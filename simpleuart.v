==> flow/design.v <==
module simpleuart #(parameter integer DEFAULT_DIV = 1) (
	input clk,
	input resetn,
	output ser_tx,
	input  ser_rx,
	input   [3:0] reg_div_we,
	input  [31:0] reg_div_di,
	output [31:0] reg_div_do,
	input         reg_dat_we,
	input         reg_dat_re,
	input  [31:0] reg_dat_di,
	output [31:0] reg_dat_do,
	output        reg_dat_wait
);
	reg [31:0] cfg_divider;
	reg [3:0] recv_state;
	reg [31:0] recv_divcnt;
	reg [7:0] recv_pattern;
	reg [7:0] recv_buf_data;
	reg recv_buf_valid;
	reg [9:0] send_pattern;
	reg [3:0] send_bitcnt;
	reg [31:0] send_divcnt;
	reg send_dummy;
	assign reg_div_do = cfg_divider;
	assign reg_dat_wait = reg_dat_we && (send_bitcnt || send_dummy);
	assign reg_dat_do = recv_buf_valid ? recv_buf_data : ~0;
	always @(posedge clk) begin
		if (!resetn) begin
			cfg_divider <= DEFAULT_DIV;
		end else begin
			if (reg_div_we[0]) cfg_divider[ 7: 0] <= reg_div_di[ 7: 0];
			if (reg_div_we[1]) cfg_divider[15: 8] <= reg_div_di[15: 8];
			if (reg_div_we[2]) cfg_divider[23:16] <= reg_div_di[23:16];
			if (reg_div_we[3]) cfg_divider[31:24] <= reg_div_di[31:24];
		end
	end
	always @(posedge clk) begin
		if (!resetn) begin
			recv_state <= 0;
			recv_divcnt <= 0;
			recv_pattern <= 0;
			recv_buf_data <= 0;
			recv_buf_valid <= 0;
		end else begin
			recv_divcnt <= recv_divcnt + 1;
			if (reg_dat_re)
				recv_buf_valid <= 0;
			case (recv_state)
				0: begin
					if (!ser_rx)
						recv_state <= 1;
					recv_divcnt <= 0;
				end
				1: begin
					if (2*recv_divcnt > cfg_divider) begin
						recv_state <= 2;
						recv_divcnt <= 0;
					end
				end
				10: begin
					if (recv_divcnt > cfg_divider) begin
						recv_buf_data <= recv_pattern;
						recv_buf_valid <= 1;
						recv_state <= 0;
					end
				end
				default: begin
					if (recv_divcnt > cfg_divider) begin
						recv_pattern <= {ser_rx, recv_pattern[7:1]};
						recv_state <= recv_state + 1;
						recv_divcnt <= 0;
					end
				end
			endcase
		end
	end
	assign ser_tx = send_pattern[0];
	always @(posedge clk) begin
		if (reg_div_we)
			send_dummy <= 1;
		send_divcnt <= send_divcnt + 1;
		if (!resetn) begin
			send_pattern <= ~0;
			send_bitcnt <= 0;
			send_divcnt <= 0;
			send_dummy <= 1;
		end else begin
			if (send_dummy && !send_bitcnt) begin
				send_pattern <= ~0;
				send_bitcnt <= 15;
				send_divcnt <= 0;
				send_dummy <= 0;
			end else
			if (reg_dat_we && !send_bitcnt) begin
				send_pattern <= {1'b1, reg_dat_di[7:0], 1'b0};
				send_bitcnt <= 10;
				send_divcnt <= 0;
			end else
			if (send_divcnt > cfg_divider && send_bitcnt) begin
				send_pattern <= {1'b1, send_pattern[9:1]};
				send_bitcnt <= send_bitcnt - 1;
				send_divcnt <= 0;
			end
		end
	end
endmodule
# Step by step through the tools: simpleuart

The steps from the RTL of simpleuart to its reports follow in flow order.
Lines are those of the file above, counted from 1.
Operators carry their Yosys type and port widths (W data, S select, Z words).
Cell names lack the library's common part.
The mark - stands for no value.

Top: simpleuart
Clock: clk
Library: sky130hd
Corner: tt_025C_1v80

# After elaboration

Source: Yosys, flattened and elaborated, memories not mapped. Widths are those after wreduce. Registers that Yosys merges into a memory's read port (data or address) are not register bits. Print and check cells do not count. Equal cells are merged and count once.

Register bits: 131
Bits of input ports: 73
Output and inout bits: 66
Word-level cells: 64

$add $sub $neg: 4
$lt $le $gt $ge: 3
Equal/unequal tests: 5
Muxes and demuxes: 19
Bitwise operators: 2
Reductions and logical operators: 18

Operator list:

| kind                    | number |
| $gt A32 B32 Y1          | 3 |
| $pmux W32 S3            | 1 |
| $mux W32                | 3 |
| $add A32 B1 Y32 const B | 2 |
| $mux W4                 | 7 |
| $mux W9                 | 2 |
| $pmux W4 S3             | 1 |
| $logic_not A4 Y1        | 2 |
| $ne A2 B2 Y1 const B    | 3 |
| $reduce_bool A3 Y1      | 2 |
| $mux W1                 | 5 |
| $logic_and A1 B4 Y1     | 1 |
| $reduce_and A2 Y1       | 2 |
| $reduce_bool A2 Y1      | 2 |
| $add A4 B1 Y4 const B   | 1 |
| $sub A4 B1 Y4 const B   | 1 |
| $eq A4 B1 Y1 const B    | 1 |
| $logic_or A4 B1 Y1      | 1 |
| $eq A4 B4 Y1 const B    | 1 |
| $reduce_and A4 Y1       | 1 |
| $reduce_bool A4 Y1      | 1 |
| $reduce_or A4 Y1        | 1 |
| $logic_and A1 B1 Y1     | 3 |
| $reduce_or A3 Y1        | 1 |
| $not A1 Y1              | 2 |
| $reduce_or A2 Y1        | 1 |

# Depth

Yosys ltp: most cells in a row. Word level: on the elaborated netlist, between registers, memories and ports. Mapped: between sequential cells and ports; inverters and the memories' decode and read muxes count.

Depth after elaboration: 5
ABC_AREA: 0
Depth in mapped cells: 11
Mapped depth without buffers: 9

# Mapped cells and area

Source: synth_stat.txt of the flow (Yosys; design flattened, memories mapped). It holds for the ABC_AREA given above (unset counts as 0); a run with the other value may have another netlist.

Cell count: 912
Synthesis area: 7,913.8 µm²
Sequential area: 2,622.5 µm²
Flip-flops: 131
Buffer cells: 55

Cells by type:

| cell     | number | total area (µm²) |
| dfxtp_1  | 131    | 2.62E+03 |
| ha_1     | 102    | 1.28E+03 |
| mux2i_1  | 50     | 500.48 |
| nor2_1   | 94     | 352.838 |
| nor3_1   | 64     | 320.307 |
| xor2_1   | 34     | 297.786 |
| xnor2_1  | 26     | 227.718 |
| a21oi_1  | 40     | 200.192 |
| nand2_1  | 53     | 198.941 |
| inv_1    | 50     | 187.68 |
| buf_4    | 24     | 180.173 |
| nand4_1  | 27     | 168.912 |
| nand3_1  | 31     | 155.149 |
| o21ai_0  | 25     | 125.12 |
| nand2b_1 | 16     | 100.096 |
| and3_1   | 15     | 93.84 |
| and4_1   | 9      | 78.826 |
| clkbuf_1 | 19     | 71.318 |

Other cell types: 36; their cells: 102.

# Timing after synthesis

Path of least setup slack by OpenSTA after synthesis, without wires, with an ideal clock, recovery checks aside; 20% of the period is set as input and as output delay. Where synthesis merged equal registers, the netlist keeps one of their names.

Path kind: flip-flop to flip-flop
Start point: reg cfg_divider[25]
End point: reg send_divcnt[27]
Period: 4.4 ns
Setup time: 0.062 ns
Time at the first pin: 0.000 ns
Arrival time: 2.428 ns
Required time: 4.338 ns
Setup slack: 1.910 ns
Path delay: 2.490 ns
Stages on the path: 11
Buffers on the path: 2
Synthesis period reached: 2.49 ns

"path delay" is the arrival time less input delay plus setup time.
"stages on the path" counts driving pins, that of a launching flip-flop among them; a cell with two outputs on the path counts twice.
"synthesis period reached" is the clock period less the worst setup slack; recovery checks do not enter. This is arithmetic on one report: input and output delays are still those of the set period (20% each).
The rows between start and end are the longest chain of elaborated cells between them; the timing report does not say that the signal goes this way. Where chains are equally long, one stands for them.
A line is the first line of the expression or statement that the cell stems from. Yosys adds cells for indexed reads and writes and turns some case tables into memories.
At most two assigning lines are given for a register; there are more.

Cells stage by stage: dfxtp_1 -> inv_1 -> ha_1 -> a21o_1 -> a221o_1 -> a32oi_1 -> a21boi_1 -> or4_1 -> buf_2 -> buf_6 -> nor2_2
Length of the longest elaborated chain: 3
Elaborated cells on any way between the ends: 3
RTL lines with such cells: 1
Classes of those cells: compare: 1; reduce/logical: 2

RTL lines, path post-synthesis:

| element             | RTL line | text |
| start, declared     | 15       | `reg [31:0] cfg_divider;` |
| start, assigned     | 30       | `cfg_divider <= DEFAULT_DIV;` |
| start, assigned     | 35       | `if (reg_div_we[3]) cfg_divider[31:24] <= reg_div_di[31:24];` |
| $gt A32 B32 Y1      | 100      | `if (send_divcnt > cfg_divider && send_bitcnt) begin` |
| $logic_and A1 B4 Y1 | 100      |  |
| $reduce_or A4 Y1    | -        |  |
| end, assigned       | 82       | `send_divcnt <= send_divcnt + 1;` |
| end, assigned       | 98       | `send_divcnt <= 0;` |
| end, declared       | 23       | `reg [31:0] send_divcnt;` |

# Timing after layout

Path of least setup slack in the final report of stored run 1 (OpenROAD, finished layout, wires in). Where an end is a register, its clock arrival counts in the times.

Path kind: flip-flop to output port
Start point: reg send_bitcnt[0]
End point: out reg_dat_wait
Period: 5.24 ns
External output delay: 1.05 ns
Time at the first pin: 0.42 ns
Arrival time: 2.35 ns
Required time: 4.19 ns
Setup slack: 1.85 ns
Stages on the path: 6
Buffers on the path: 1

The rows between start and end are the longest chain of elaborated cells between them; the timing report does not say that the signal goes this way. Where chains are equally long, one stands for them.
At most two assigning lines are given for a register; there are more.

Cells stage by stage: dfxtp_1 -> inv_1 -> ha_1 -> nor3b_1 -> a21boi_0 -> clkdlybuf4s50_1
Length of the longest elaborated chain: 2
Elaborated cells on any way between the ends: 2
RTL lines with such cells: 1
Classes of those cells: reduce/logical: 2

RTL lines, path post-layout:

| element             | RTL line | text |
| start, declared     | 22       | `reg [3:0] send_bitcnt;` |
| start, assigned     | 85       | `send_bitcnt <= 0;` |
| start, assigned     | 102      | `send_bitcnt <= send_bitcnt - 1;` |
| $logic_or A4 B1 Y1  | 26       | `assign reg_dat_wait = reg_dat_we && (send_bitcnt \|\| send_dummy);` |
| $logic_and A1 B1 Y1 | 26       |  |
| end, declared       | 13       | `output reg_dat_wait` |

Appendix: measured runs

Flow measurements of simpleuart on sky130hd: 2 stored runs with different settings, listed in no order. Input and output delays are each 20% of the period that was set; the output load is 0.01 pF.
"reached clock period": clock period set for the run, less the worst setup slack. It is reckoned from that one timing run; input and output delays stay at 20% of the period that was set.
"critical setup path time" is the time allowed to the run's worst setup path (the clock period less input and output delay, where it has them) less its slack. Clock arrival times count: a late capture clock shortens it, a late launch clock lengthens it.
By "total power after layout" is meant OpenSTA's value without simulated activity: inputs other than the clock are taken to toggle once in ten clock periods, and the tool carries that through the logic.
Settings: - = not set for that run.
A result given as - is not shown for that run.

| item                                  | stored run 1             | stored run 2 |
| period_ns                             | 5.24                     | 1.77         |
| CORE_UTILIZATION                      | 33                       | 48           |
| SETUP_SLACK_MARGIN                    | 0.63                     | -            |
| PLACE_DENSITY_LB_ADDON                | 0.27                     | -            |
| CORE_ASPECT_RATIO                     | 0.93                     | 1.34         |
| CORE_MARGIN                           | 3                        | 2            |
| CELL_PAD_IN_SITES_DETAIL_PLACEMENT    | 0                        | 2            |
| GPL_ROUTABILITY_DRIVEN                | 0                        | 1            |
| CTS_CLUSTER_DIAMETER                  | 294                      | -            |
| SLEW_MARGIN                           | 25                       | 0            |
| MIN_ROUTING_LAYER                     | met2                     | -            |
| MAX_ROUTING_LAYER                     | met5                     | -            |
| CAP_MARGIN                            | 20                       | 5            |
| PLACE_DENSITY                         | -                        | 0.54         |
| CELL_PAD_IN_SITES_GLOBAL_PLACEMENT    | -                        | 2            |
| TNS_END_PERCENT                       | -                        | 30           |
| chip area in the Yosys report (µm²)   | 7,913.8                  | -            |
| utilization                           | 0.417                    | -            |
| reached clock period (ns)             | 3.394                    | -            |
| worst hold slack after layout (ns)    | 0.475                    | -            |
| critical setup path time (ns)         | 2.35                     | -            |
| critical path type                    | flip-flop to output port | -            |
| setup slack of the worst path (ns)    | 1.846                    | -            |
| total power after layout (mW)         | 3.100                    | -            |
| sum of negative setup slack (ns)      | 0.000                    | -            |
| standard-cell area after layout (µm²) | 9,815.7                  | -            |
| overall die area (µm²)                | 25,876.5                 | -            |

Stored run 2: unfinished; error DPL-0033 in placement
